==> flow/design.v <==
module lcd_driver (dataa, datab, result, clk, clk_en, start, reset, done, rs, rw, en, db);
	input [31:0] dataa;  
	input [31:0] datab;  
	input clk;
	input clk_en;
	input start;
	input reset;
	output reg [31:0] result;
	output reg done;
	output reg rs;   
	output rw;  
	output reg en;  
	output reg[7:0] db;  
	assign rw = 1'b0;
	reg [16:0] contador;
	localparam idle = 0, working = 1, finish = 2;
	reg [1:0] state;
	always @ (posedge clk) begin
		if (clk_en) begin
			case (state)
				idle:begin
					done <= 1'b0;
					if (start) begin
						en <= 1'b1;
						state <= working;
						contador <= 17'd0;
						rs <= dataa[0];
						db <= datab[7:0];
					end else begin
						state <= idle;
					end
				end
				working:begin
					done <= 1'b0;
					if (contador == 17'd100_000) begin
						state <= finish;
						en    <= 1'b0;
					end else begin
						state <= working;
						contador <= contador + 1'd1;
					end
				end
				finish:begin
					done <= 1'b1;
					result <= 1'b1;
					state <= idle;
				end
			endcase
		end
	end
endmodule
From RTL to reports: lcd_driver:

The steps from the RTL of lcd_driver to its reports follow in flow order.
Lines are those of the file above, counted from 1.
Operators: Yosys type, input widths -> output width; for muxes data width and select width s.
The mark n/a stands for no value.

* top: lcd_driver
* clock input: clk
* library: sky130hd
* timing corner: tt_025C_1v80

Elaborated design:

Counts by Yosys on the flattened word-level netlist (proc, flatten, opt, wreduce; memories kept). Register bits leave out memories and registers merged into their read ports (data or address). Print and check cells are left out.

* add/sub/neg operators: 1
* multiply operators: 0
* divide/modulo/power cells: 0
* order comparisons: 0
* eq/ne operators: 6
* shifts and indexed selects: 0
* multiplexer cells: 10
* bitwise logic cells: 0
* reductions and logical operators: 10

Operators with widths (count)
* $pmux 17 s2: 1
* $mux 17: 2
* $add 17x1->17 const B: 1
* $eq 17x17->1 const B: 1
* $reduce_and 4->1: 2
* $ne 2x2->1 const B: 3
* $pmux 2 s3: 1
* $reduce_and 2->1: 2
* $reduce_bool 2->1: 2
* $pmux 1 s2: 2
* $reduce_and 3->1: 1
* $reduce_bool 3->1: 1
* $mux 1: 3
* $eq 2x1->1 const B: 1
* $eq 2x2->1 const B: 1
* $logic_not 2->1: 1
* $reduce_or 2->1: 1
* $mux 2: 1

* bits in registers: 30
* bits in latches: 0
* bits in writable memories: 0
* bits in read-only memories: 0
* word width x clocked read ports: 0
* memories kept: 0
* output and inout bits: 44
* cells after elaboration: 33

Longest topological paths:

Yosys ltp: most cells in a row. Word level: on the elaborated netlist, between registers, memories and ports. Mapped: between sequential cells and ports; inverters and the memories' decode and read muxes count.

* depth in word-level cells: 4
* ABC_AREA: 0
* gate-level depth with buffers: 6
* depth with buffers taken out: 6

Mapped cells and area:

The flow's flattened synthesis, as Yosys stat reports it; memories are mapped. The netlist is that of the ABC_AREA named above (0 if unset); the other value can give another one.

* standard cells after synthesis: 150
* chip area (Yosys): 1676.6 sq um
* sequential part of the area: 900.9 sq um
* mapped flip-flops: 31

Cells by type (count)
* sky130_fd_sc_hd__edfxtp_1: 28
* sky130_fd_sc_hd__buf_4: 33
* sky130_fd_sc_hd__xor2_1: 7
* sky130_fd_sc_hd__dfxtp_1: 3
* sky130_fd_sc_hd__nor2_1: 12
* sky130_fd_sc_hd__nand2_1: 9
* sky130_fd_sc_hd__xnor2_1: 3
* sky130_fd_sc_hd__a21oi_1: 5
* sky130_fd_sc_hd__ha_1: 2
* sky130_fd_sc_hd__nand4_1: 4
* sky130_fd_sc_hd__mux2i_1: 2
* sky130_fd_sc_hd__nand3_1: 4
* sky130_fd_sc_hd__inv_1: 5
* sky130_fd_sc_hd__nand2b_1: 3
* sky130_fd_sc_hd__nor4_1: 3
* sky130_fd_sc_hd__or3_1: 3
* sky130_fd_sc_hd__nand4b_1: 2
* sky130_fd_sc_hd__o21ai_0: 3

Other cell types: 16; their cells: 19.

Timing after synthesis:

Source: OpenSTA report_checks on the synthesized netlist (no wires, ideal clock, input and output delay 20% of the period each), path of least setup slack; recovery checks are left aside. Register names are those of the netlist, which keeps one name where synthesis merged equal registers.

* path type: input to register
* start: in start
* end: reg contador[0]
* period: 4.4 ns
* time at the first pin: 0.880 ns
* arrival time: 1.817 ns
* required time: 4.010 ns
* slack: 2.193 ns
* delay of the path: 1.327 ns
* driving pins on the path: 3
* path buffers: 0
* synthesis period reached: 2.207 ns

"delay of the path" is the arrival time less input delay plus setup time.
"driving pins on the path": output pins that drive a net of the path, with the launching flip-flop's if there is one; two outputs of one cell count as two.
"synthesis period reached" is the clock period less the worst setup slack; recovery checks do not enter. This is arithmetic on one report: input and output delays are still those of the set period (20% each).
The rows between start and end are the longest chain of elaborated cells between them; the timing report does not say that the signal goes this way. Where chains are equally long, one stands for them.
Each line given opens the expression or statement behind the cell; cells for indexed reads and writes are added by Yosys, which also makes memories of some case tables.
Only ways into the end's enable, where the timed path ends, are counted here.

* path through: sky130_fd_sc_hd__nand2b_1 sky130_fd_sc_hd__o211ai_1 sky130_fd_sc_hd__nor2_1
* length of the longest elaborated chain: 2
* elaborated cells on any way between the ends: 2
* those cells by class: eq/ne (1); reduce/logical (1)

RTL lines, path post-synthesis
* from (decl): line 6 `input start;`
* $ne 2x2->1
* $reduce_and 4->1
* to (assign): line 26 `contador <= 17'd0;`
* to (assign): line 40 `contador <= contador + 1'd1;`
* to (decl): line 15 `reg [16:0] contador;`

Worst path after layout:

Path of least setup slack in the final report of flow run 1 (OpenROAD, finished layout, wires in). Where an end is a register, its clock arrival counts in the times.

* path type: register to register
* start: reg contador[13]
* end: reg contador[14]
* period: 2.36 ns
* time at the first pin: 0.28 ns
* arrival time: 2.24 ns
* required time: 2.40 ns
* slack: 0.17 ns
* driving pins on the path: 7
* path buffers: 2

The rows between start and end are the longest chain of elaborated cells between them; the timing report does not say that the signal goes this way. Where chains are equally long, one stands for them.
Only ways into the end's enable, where the timed path ends, are counted here.

* path through: sky130_fd_sc_hd__edfxtp_1 sky130_fd_sc_hd__or4_1 sky130_fd_sc_hd__nor4_1 sky130_fd_sc_hd__buf_4 sky130_fd_sc_hd__and2_1 sky130_fd_sc_hd__nor2_1 sky130_fd_sc_hd__buf_12
* length of the longest elaborated chain: 3
* elaborated cells on any way between the ends: 3
* those cells by class: eq/ne (2); reduce/logical (1)

RTL lines, path post-layout
* from (decl): line 15 `reg [16:0] contador;`
* from (assign): line 26 `contador <= 17'd0;`
* from (assign): line 40 `contador <= contador + 1'd1;`
* $eq 17x17->1: line 35 `if (contador == 17'd100_000) begin`
* $ne 2x2->1
* $reduce_and 4->1
* to (assign): line 26
* to (assign): line 40
* to (decl): line 15

Below are 2 stored runs of the flow (Yosys, OpenROAD; platform sky130hd) on lcd_driver, each with its settings and what was measured, unordered. Constraints: input delay and output delay 20% of the set period each, output load 0.01 pF.
By "total power of the final layout" is meant OpenSTA's value without simulated activity: inputs other than the clock are taken to toggle once in ten clock periods, and the tool carries that through the logic.

### Flow run 1

==> flow/run.sh <==
#!/bin/bash
# the make line also repeats the synthesis and layout settings of config.mk as NAME=value (left out here)
make -C /OpenROAD-flow-scripts/flow DESIGN_CONFIG=/design/flow/config.mk WORK_HOME=/design/flow/orfs CLKGATE_MAP_FILE= finish
==> flow/config.mk <==
export PLATFORM = sky130hd
export DESIGN_NAME = lcd_driver
export DESIGN_NICKNAME = lcd_driver
export VERILOG_FILES = /design/flow/design.v
export SDC_FILE = /design/flow/constraint.sdc
export NUM_CORES = 4
export LEC_CHECK = 0
export CAP_MARGIN = 20
export CORE_MARGIN = 2
export CORE_UTILIZATION = 40
export SLEW_MARGIN = 20
==> flow/constraint.sdc <==
create_clock -name core_clock -period 2.36 [get_ports {clk}]
set_input_delay 0.4720 -clock core_clock [delete_from_list [all_inputs] [get_ports {clk}]]
set_output_delay 0.4720 -clock core_clock [all_outputs]
set_load 0.01 [all_outputs]

Results of flow run 1:
- Area inside the die boundary: 4725.2 sq um
- Total power of the final layout: 1307 µW
- Setup slack of the critical path: 0.167 ns
- Standard-cell area after layout: 1988.2 sq um
- Cell area after synthesis: 1676.6 sq um
- Utilization after routing: 49.3%
- Worst hold slack: 0.509 ns

### Flow run 2

==> flow/run.sh <==
#!/bin/bash
# the make line also repeats the synthesis and layout settings of config.mk as NAME=value (left out here)
make -C /OpenROAD-flow-scripts/flow DESIGN_CONFIG=/design/flow/config.mk WORK_HOME=/design/flow/orfs CLKGATE_MAP_FILE= finish
==> flow/config.mk <==
export PLATFORM = sky130hd
export DESIGN_NAME = lcd_driver
export DESIGN_NICKNAME = lcd_driver
export VERILOG_FILES = /design/flow/design.v
export SDC_FILE = /design/flow/constraint.sdc
export NUM_CORES = 4
export LEC_CHECK = 0
export CAP_MARGIN = 20
export CELL_PAD_IN_SITES_GLOBAL_PLACEMENT = 3
export CORE_ASPECT_RATIO = 1.57
export CORE_MARGIN = 2
export CORE_UTILIZATION = 65
export CTS_CLUSTER_SIZE = 42
export MIN_ROUTING_LAYER = met1
export PLACE_DENSITY_LB_ADDON = 0.12
export SETUP_SLACK_MARGIN = 0.2
export SLEW_MARGIN = 20
==> flow/constraint.sdc <==
create_clock -name core_clock -period 1.22 [get_ports {clk}]
set_input_delay 0.2440 -clock core_clock [delete_from_list [all_inputs] [get_ports {clk}]]
set_output_delay 0.2440 -clock core_clock [all_outputs]
set_load 0.01 [all_outputs]

Outcome of flow run 2: unfinished; error FLW-0024 in placement
